==> flow/design.v <==
module tt_um_carlosgs99_cro_udg (
    input  wire [7:0] ui_in,   
    output wire [7:0] uo_out,  
    input  wire [7:0] uio_in,  
    output wire [7:0] uio_out, 
    output wire [7:0] uio_oe,  
    input  wire       ena,     
    input  wire       clk,     
    input  wire       rst_n    
);
    reg [0:3] rst_n_meta;
    wire rst;
    reg rst_r;
    wire rst_edge;
    reg [0:3] bt_meta;
    wire bt_me;
    reg [17:0] cont50;
    wire pls50;
    reg ff100;
    wire pls100;
    reg [2:0] conth;
    wire conth_z;
    wire bt_h;
    reg bt_h_r;
    wire bt_edge;
    reg ff_go;
    wire pls100go;
    reg [3:0] cent_u,cent_d,seg_u,min_u;
    reg [2:0] seg_d,min_d;
    wire cent_u_max,cent_d_max,seg_u_max,seg_d_max,min_u_max,min_d_max;
    reg [2:0] cnt_sel;
    reg [3:0] bcd_mux;
    reg [0:6] seg7mux;
    reg [0:7] cat8;
    reg [0:6] ch_rst;
    wire [0:6] seg7;
    assign bt_ent = ui_in[0];
    assign uo_out = cat8;
    assign uio_oe[7:0] = 8'b1111_1111;   
    assign uio_out = {1'b0,seg7};
    always @(posedge clk)
        rst_n_meta[0:3] <= {rst_n,rst_n_meta[0:2]};
    assign rst = ~rst_n_meta[3];
    always @(posedge clk)
        rst_r <= rst;
    assign rst_edge = rst & ~rst_r;
    always @(posedge clk)
        bt_meta[0:3] <= {bt_ent,bt_meta[0:2]};
    assign bt_me = bt_meta[3];
    always @(posedge clk)
    begin
        if ( rst_edge )
            cont50 <= 0;
        else if ( pls50 )
            cont50 <= 0;
        else
            cont50 <= cont50 + 1;
    end
    assign pls50 = (cont50 == 18'b11_1101_0000_1000_1111) ? 1 : 0;
    always @(posedge clk)
    begin
        if ( rst )
            ff100 <= 0;
        else if ( pls50 )
            ff100 <= ~ff100;
    end
    assign pls100 = ff100 & pls50;
    always @(posedge clk)
    begin
        if ( rst )
            conth <= 3'b000;
        else if ( bt_me )
            conth <= 3'b101;
        else if ( pls100 && !conth_z )  
            conth <= conth - 1;
    end
    assign conth_z = (conth == 3'b000) ? 1 : 0;
    assign bt_h = ~conth_z;  
    always @(posedge clk)
        bt_h_r <= bt_h;
    assign bt_edge = bt_h & ~bt_h_r;
    always @(posedge clk)
    begin
        if ( rst )
            ff_go = 1'b0;
        else if ( bt_edge )
            ff_go = ~ff_go;
    end
    assign pls100go = pls100 & ff_go;
    assign cent_u_max = (cent_u == 9) ? 1 : 0;
    assign cent_d_max = (cent_d == 9) ? 1 : 0;
    assign seg_u_max  = (seg_u  == 9) ? 1 : 0;
    assign seg_d_max  = (seg_d  == 5) ? 1 : 0;
    assign min_u_max  = (min_u  == 9) ? 1 : 0;
    assign min_d_max  = (min_d  == 5) ? 1 : 0;
    always@(posedge clk)
    begin
        if(rst)
            cent_u = 0;
        else if(pls100)
        begin
            if(cent_u_max)
                cent_u = 0;
            else
                cent_u = cent_u+1;
        end
    end
    always@(posedge clk)
    begin
        if(rst)
            cent_d = 0;
        else if(pls100 & cent_u_max)
        begin
            if(cent_d_max)
                cent_d = 0;
            else
                cent_d=cent_d+1;
        end
    end
    always@(posedge clk)
    begin
        if(rst)
            seg_u = 0;
        else if(pls100 & cent_d_max & cent_u_max)
        begin
            if(seg_u_max )
                seg_u = 0;
            else
                seg_u = seg_u+1;
        end
    end
    always@(posedge clk)
    begin
        if(rst)
            seg_d = 0;
        else if(pls100 & cent_d_max & cent_u_max & seg_u_max)
        begin
            if(seg_d_max )
                seg_d = 0;
            else
                seg_d = seg_d+1;
        end
    end
    always@(posedge clk)
    begin
        if(rst)
            min_u = 0;
        else if(pls100 & cent_d_max & cent_u_max & seg_u_max & seg_d_max)
        begin
            if(min_u_max )
                min_u = 0;
            else
                min_u = min_u+1;
        end
    end
    always@(posedge clk)
    begin
        if(rst)
            min_d = 0;
        else if(pls100 & cent_u_max & cent_d_max & seg_u_max & seg_d_max & min_u_max )
        begin
            if(min_d_max )
                min_d = 0;
            else
                min_d = min_d+1;
        end
    end
    always @(posedge clk)
    begin
        if ( rst_edge )
            cnt_sel <= 3'b000;
        else if ( pls50 )
            cnt_sel <= cnt_sel + 1;
    end
    always @(*)
    begin
        case ( cnt_sel )
            3'b000 : bcd_mux = cent_u;       
            3'b001 : bcd_mux = cent_d;       
            3'b010 : bcd_mux = seg_u;        
            3'b011 : bcd_mux = {1'b0,seg_d}; 
            3'b100 : bcd_mux = min_u;        
            3'b101 : bcd_mux = {1'b0,min_d}; 
            3'b110 : bcd_mux = 4'b0;            
            default: bcd_mux = 4'b0;           
        endcase
    end
    always @(*)
    begin
        case ( bcd_mux )         
            4'b0000 : seg7mux = {7'b1111_110} ;  
            4'b0001 : seg7mux = {7'b0110_000} ;  
            4'b0010 : seg7mux = {7'b1101_101} ;  
            4'b0011 : seg7mux = {7'b1111_001} ;  
            4'b0100 : seg7mux = {7'b0110_011} ;  
            4'b0101 : seg7mux = {7'b1011_011} ;  
            4'b0110 : seg7mux = {7'b1011_111} ;  
            4'b0111 : seg7mux = {7'b1110_000} ;  
            4'b1000 : seg7mux = {7'b1111_111} ;  
            4'b1001 : seg7mux = {7'b1111_011} ;  
            4'b1010 : seg7mux = {7'b1110_111} ;  
            4'b1011 : seg7mux = {7'b0011_111} ;  
            4'b1100 : seg7mux = {7'b1001_110} ;  
            4'b1101 : seg7mux = {7'b0111_101} ;  
            4'b1110 : seg7mux = {7'b1001_111} ;  
            default : seg7mux = {7'b1000_111} ;  
        endcase
    end
    always @(*)
    begin
        case ( cnt_sel )
            3'b000 : cat8 = 8'b01111111 ; 
            3'b001 : cat8 = 8'b10111111 ; 
            3'b010 : cat8 = 8'b11011111 ; 
            3'b011 : cat8 = 8'b11101111 ; 
            3'b100 : cat8 = 8'b11110111 ; 
            3'b101 : cat8 = 8'b11111011 ; 
            3'b110 : cat8 = 8'b11111101 ; 
            default: cat8 = 8'b11111110 ;
        endcase
    end
    always @(*)
    begin
        case ( cnt_sel )
            3'b000 : ch_rst = 7'b0001_101 ;  
            3'b001 : ch_rst = 7'b0000_101 ;  
            3'b010 : ch_rst = 7'b0011_101 ;  
            3'b011 : ch_rst = 7'b0111_110 ;  
            3'b100 : ch_rst = 7'b0111_101 ;  
            3'b101 : ch_rst = 7'b1011_111 ;  
            3'b110 : ch_rst = 7'b0000_000 ;  
            default: ch_rst = 7'b0000_000 ;  
        endcase
    end
    assign seg7 = (rst) ? ch_rst : seg7mux ;
endmodule
From RTL to reports: tt_um_carlosgs99_cro_udg
Tool output for the design above, in the order of the flow.
Lines are those of the file above, counted from 1.
Operators carry their Yosys type and port widths (W data, S select, Z words).
Cell names lack the library's common part.
A cell with - has no value.
- top: tt_um_carlosgs99_cro_udg
- clock input: clk
- cell library: sky130hd
- library corner: tt_025C_1v80

Elaborated design
Source: Yosys, flattened and elaborated, memories not mapped. Widths are those after wreduce. Registers that Yosys merges into a memory's read port (data or address) are not register bits. Print and check cells do not count. Equal cells are merged and count once.
Memory sizes are those after Yosys's memory passes, which may raise the word count (mostly to a power of two), join words into wider ones and drop unused or constant bits.
- noted word width x clocked read ports: 0
- memory cells: 1
- latch bits at 0
- noted bits in registers: 49
- input port bits: 19
- memory bits (writable): 0
- noted ROM bits: 112
- noted word-level cells: 66
- noted bitwise gates (word level): 14
- add/subtract/negate cells: 8
- shifts and indexed selects at 0
- noted $lt $le $gt $ge: 0
- noted reduce/logical cells: 2
- $mul at 0
- divide/modulo/power cells at 0
- noted mux-type cells: 17
- noted eq/ne operators: 13
- memories (name ; words ; width ; rd ports ; write ports ; line ; RTL):
    (no name shown) ; 16 ; 7 ; 1 ; 0 ; 190 ; case ( bcd_mux )
- operators by type and width (kind ; count):
    $pmux W8 S7 ; 1
    $pmux W7 S6 ; 1
    $pmux W4 S6 ; 1
    $add A18 B1 Y18 const B ; 1
    $eq A18 B18 Y1 const B ; 1
    $add A4 B1 Y4 const B ; 4
    $eq A4 B4 Y1 const B ; 4
    $mux W4 ; 4
    $eq A3 B3 Y1 const B ; 5
    $and A1 B1 Y1 ; 11
    $add A3 B1 Y3 const B ; 3
    $mux W7 ; 1
    $mux W1 ; 7
    $eq A3 B2 Y1 const B ; 2
    $mux W3 ; 2
    $not A1 Y1 ; 3
    $eq A3 B1 Y1 const B ; 1
    $logic_not A3 Y1 ; 1
    $reduce_or A2 Y1 ; 1

Longest topological paths
Yosys ltp: most cells in a row. Word level: on the elaborated netlist, between registers, memories and ports. Mapped: between sequential cells and ports; inverters and the memories' decode and read muxes count.
- depth in word-level cells at 8
- noted ABC_AREA: 0
- gate-level depth with buffers: 15
- depth with buffers taken out: 12

Synthesis result
The flow's flattened synthesis, as Yosys stat reports it; memories are mapped. The netlist is that of the ABC_AREA named above (0 if unset); the other value can give another one.
- sequential area: 980.9 um2
- noted buffer cells: 25
- cell area after synthesis: 2934.1 um2
- flip-flop cells at 49
- noted cells in the netlist: 361
- cell types (cell type ; count ; total area (um2)):
    dfxtp_1 ; 49 ; 980.941
    ha_1 ; 17 ; 212.704
    nor2_1 ; 51 ; 191.434
    xor2_1 ; 18 ; 157.651
    nand2_1 ; 34 ; 127.622
    xnor2_1 ; 10 ; 87.584
    a21oi_1 ; 17 ; 85.082
    buf_4 ; 10 ; 75.072
    nand3_1 ; 14 ; 70.067
    nor2b_1 ; 9 ; 56.304
    a22oi_1 ; 7 ; 52.55
    mux2i_1 ; 5 ; 50.048
    o21ai_0 ; 10 ; 50.048
    inv_1 ; 13 ; 48.797
    clkbuf_1 ; 12 ; 45.043
    nand2b_1 ; 6 ; 37.536
    and2_1 ; 5 ; 31.28
    nand3b_1 ; 4 ; 30.029
Not listed: further types 34, cells in them 70.

Path before layout
Source: OpenSTA report_checks on the synthesized netlist (no wires, ideal clock, input and output delay 20% of the period each), path of least setup slack; recovery checks are left aside. Register names are those of the netlist, which keeps one name where synthesis merged equal registers.
- kind: flip-flop to output port
- start: reg cnt_sel[2]
- end: out uio_out[6]
- path slack: 2.488 ns
- stages on the path at 14
- period: 6.57 ns
- noted delay of the path: 2.768 ns
- arrival: 2.768 ns
- output delay: 1.314 ns
- noted synthesis period reached: 4.082 ns
"delay of the path" is the arrival time less input delay plus setup time.
At an output port there is no setup time.
"stages on the path": output pins that drive a net of the path, with the launching flip-flop's if there is one; two outputs of one cell count as two.
"synthesis period reached" = period - worst setup slack (recovery checks aside). The figure is calculated, with input and output delays left at 20% of the set period.
Between the ends stands the longest chain of elaborated cells between them, by number of cells; it is not shown to be the way that was timed. Of several equally long chains one is given.
Each line given opens the expression or statement behind the cell; cells for indexed reads and writes are added by Yosys, which also makes memories of some case tables.
The chain passes a memory read, where the word-level depth is cut; so it can be longer than that depth.
- cell sequence: dfxtp_1 -> clkbuf_1 -> buf_2 -> inv_1 -> ha_1 -> clkbuf_1 -> a222oi_1 -> a21o_1 -> inv_1 -> ha_1 -> nand2_1 -> mux2i_1 -> a22o_1 -> a31oi_1
- noted length of the longest elaborated chain: 4
- elaborated cells on any way between the ends at 10
- classes of those cells: eq/ne: 5; mux: 3; reduce/logical: 1; memory: 1
- RTL lines, path after synthesis (element ; line ; RTL):
    start: declaration ; 31 ; reg [2:0] cnt_sel;
    start: assignment ; 171 ; cnt_sel <= 3'b000;
    start: assignment ; 173 ; cnt_sel <= cnt_sel + 1;
    $eq A3 B3 Y1 ; 177 ; case ( cnt_sel )
    $pmux W4 S6 ; 177 ;
    $mem_v2 Z16 W7 ; 190 ; case ( bcd_mux )
    $mux W7 ; 235 ; assign seg7 = (rst) ? ch_rst : seg7mux ;
    end: declaration ; 5 ; output wire [7:0] uio_out,

Timing after layout
From the final timing report of entry A: the path of least setup slack in the routed layout; clock arrival at registers is part of the times.
- kind: flip-flop to output port
- start: reg cnt_sel[1]
- end: out uio_out[1]
- arrival: 3.60 ns
- output delay: 1.12 ns
- period: 5.62 ns
- stages on the path at 13
- path slack: 0.89 ns
Between the ends stands the longest chain of elaborated cells between them, by number of cells; it is not shown to be the way that was timed. Of several equally long chains one is given.
The chain passes a memory read, where the word-level depth is cut; so it can be longer than that depth.
- cell sequence: dfxtp_1 -> inv_1 -> ha_1 -> a222oi_1 -> a21o_1 -> inv_1 -> ha_1 -> inv_1 -> nor2_1 -> a21oi_1 -> o32ai_1 -> o22ai_1 -> clkdlybuf4s50_1
- noted length of the longest elaborated chain: 4
- elaborated cells on any way between the ends at 10
- classes of those cells: eq/ne: 5; mux: 3; reduce/logical: 1; memory: 1
- RTL lines, path after layout (element ; line ; RTL):
    start: declaration ; 31 ; reg [2:0] cnt_sel;
    start: assignment ; 171 ; cnt_sel <= 3'b000;
    start: assignment ; 173 ; cnt_sel <= cnt_sel + 1;
    $eq A3 B3 Y1 ; 177 ; case ( cnt_sel )
    $pmux W4 S6 ; 177 ;
    $mem_v2 Z16 W7 ; 190 ; case ( bcd_mux )
    $mux W7 ; 235 ; assign seg7 = (rst) ? ch_rst : seg7mux ;
    end: declaration ; 5 ; output wire [7:0] uio_out,

Ticket comment

Stored flow runs of tt_um_carlosgs99_cro_udg (2 of them; Yosys, OpenROAD, sky130hd). They differ in their settings and are not a sequence. Constraints: input delay and output delay 20% of the set period each, output load 0.01 pF.
"clock period reached": clock period set for the run, less the worst setup slack. It is reckoned from that one timing run; input and output delays stay at 20% of the period that was set.
"allowed time less slack (worst setup path)" is the time allowed to the run's worst setup path (the clock period less input and output delay, where it has them) less its slack. Clock arrival times count: a late capture clock shortens it, a late launch clock lengthens it.
"power": no workload was simulated; the value follows from the tool's default switching activity.

Entry A
Settings were period_ns = 5.62; CORE_UTILIZATION = 16; SETUP_SLACK_MARGIN = 0.1; PLACE_DENSITY_LB_ADDON = 0.14; CORE_ASPECT_RATIO = 0.62; CORE_MARGIN = 4; CELL_PAD_IN_SITES_GLOBAL_PLACEMENT = 1; CTS_CLUSTER_SIZE = 34; CAP_MARGIN = 20; SLEW_MARGIN = 20
- noted the area of the standard cells in the finished layout: 3490.8 um2
- post-route setup TNS: 0.000 ns
- noted the allowed time less slack (worst setup path): 3.60 ns
- critical path type: flip-flop to output port
- post-route worst hold slack: 0.328 ns
- noted the die size: 20631.1 um2
- noted the chip area in the Yosys report: 2934.1 um2
- lowest setup slack: 0.893 ns
- power: 777.2 uW
- clock period reached at 4.727 ns
- noted the utilization after layout: 19.7%

Entry B
Settings were period_ns = 2.37; CAP_MARGIN = 20; CORE_MARGIN = 2; CORE_UTILIZATION = 40; SLEW_MARGIN = 20
- noted the allowed time less slack (worst setup path): 2.43 ns
- critical path type: flip-flop to output port
- post-route worst hold slack: 0.333 ns
- post-route setup TNS: -3.558 ns
- power: 1631 uW
- noted the utilization after layout: 54.0%
- noted the die size: 8036.2 um2
- clock period reached at 2.908 ns
- noted the chip area in the Yosys report: 2934.1 um2
- noted the area of the standard cells in the finished layout: 3876.2 um2
- lowest setup slack: -0.538 ns
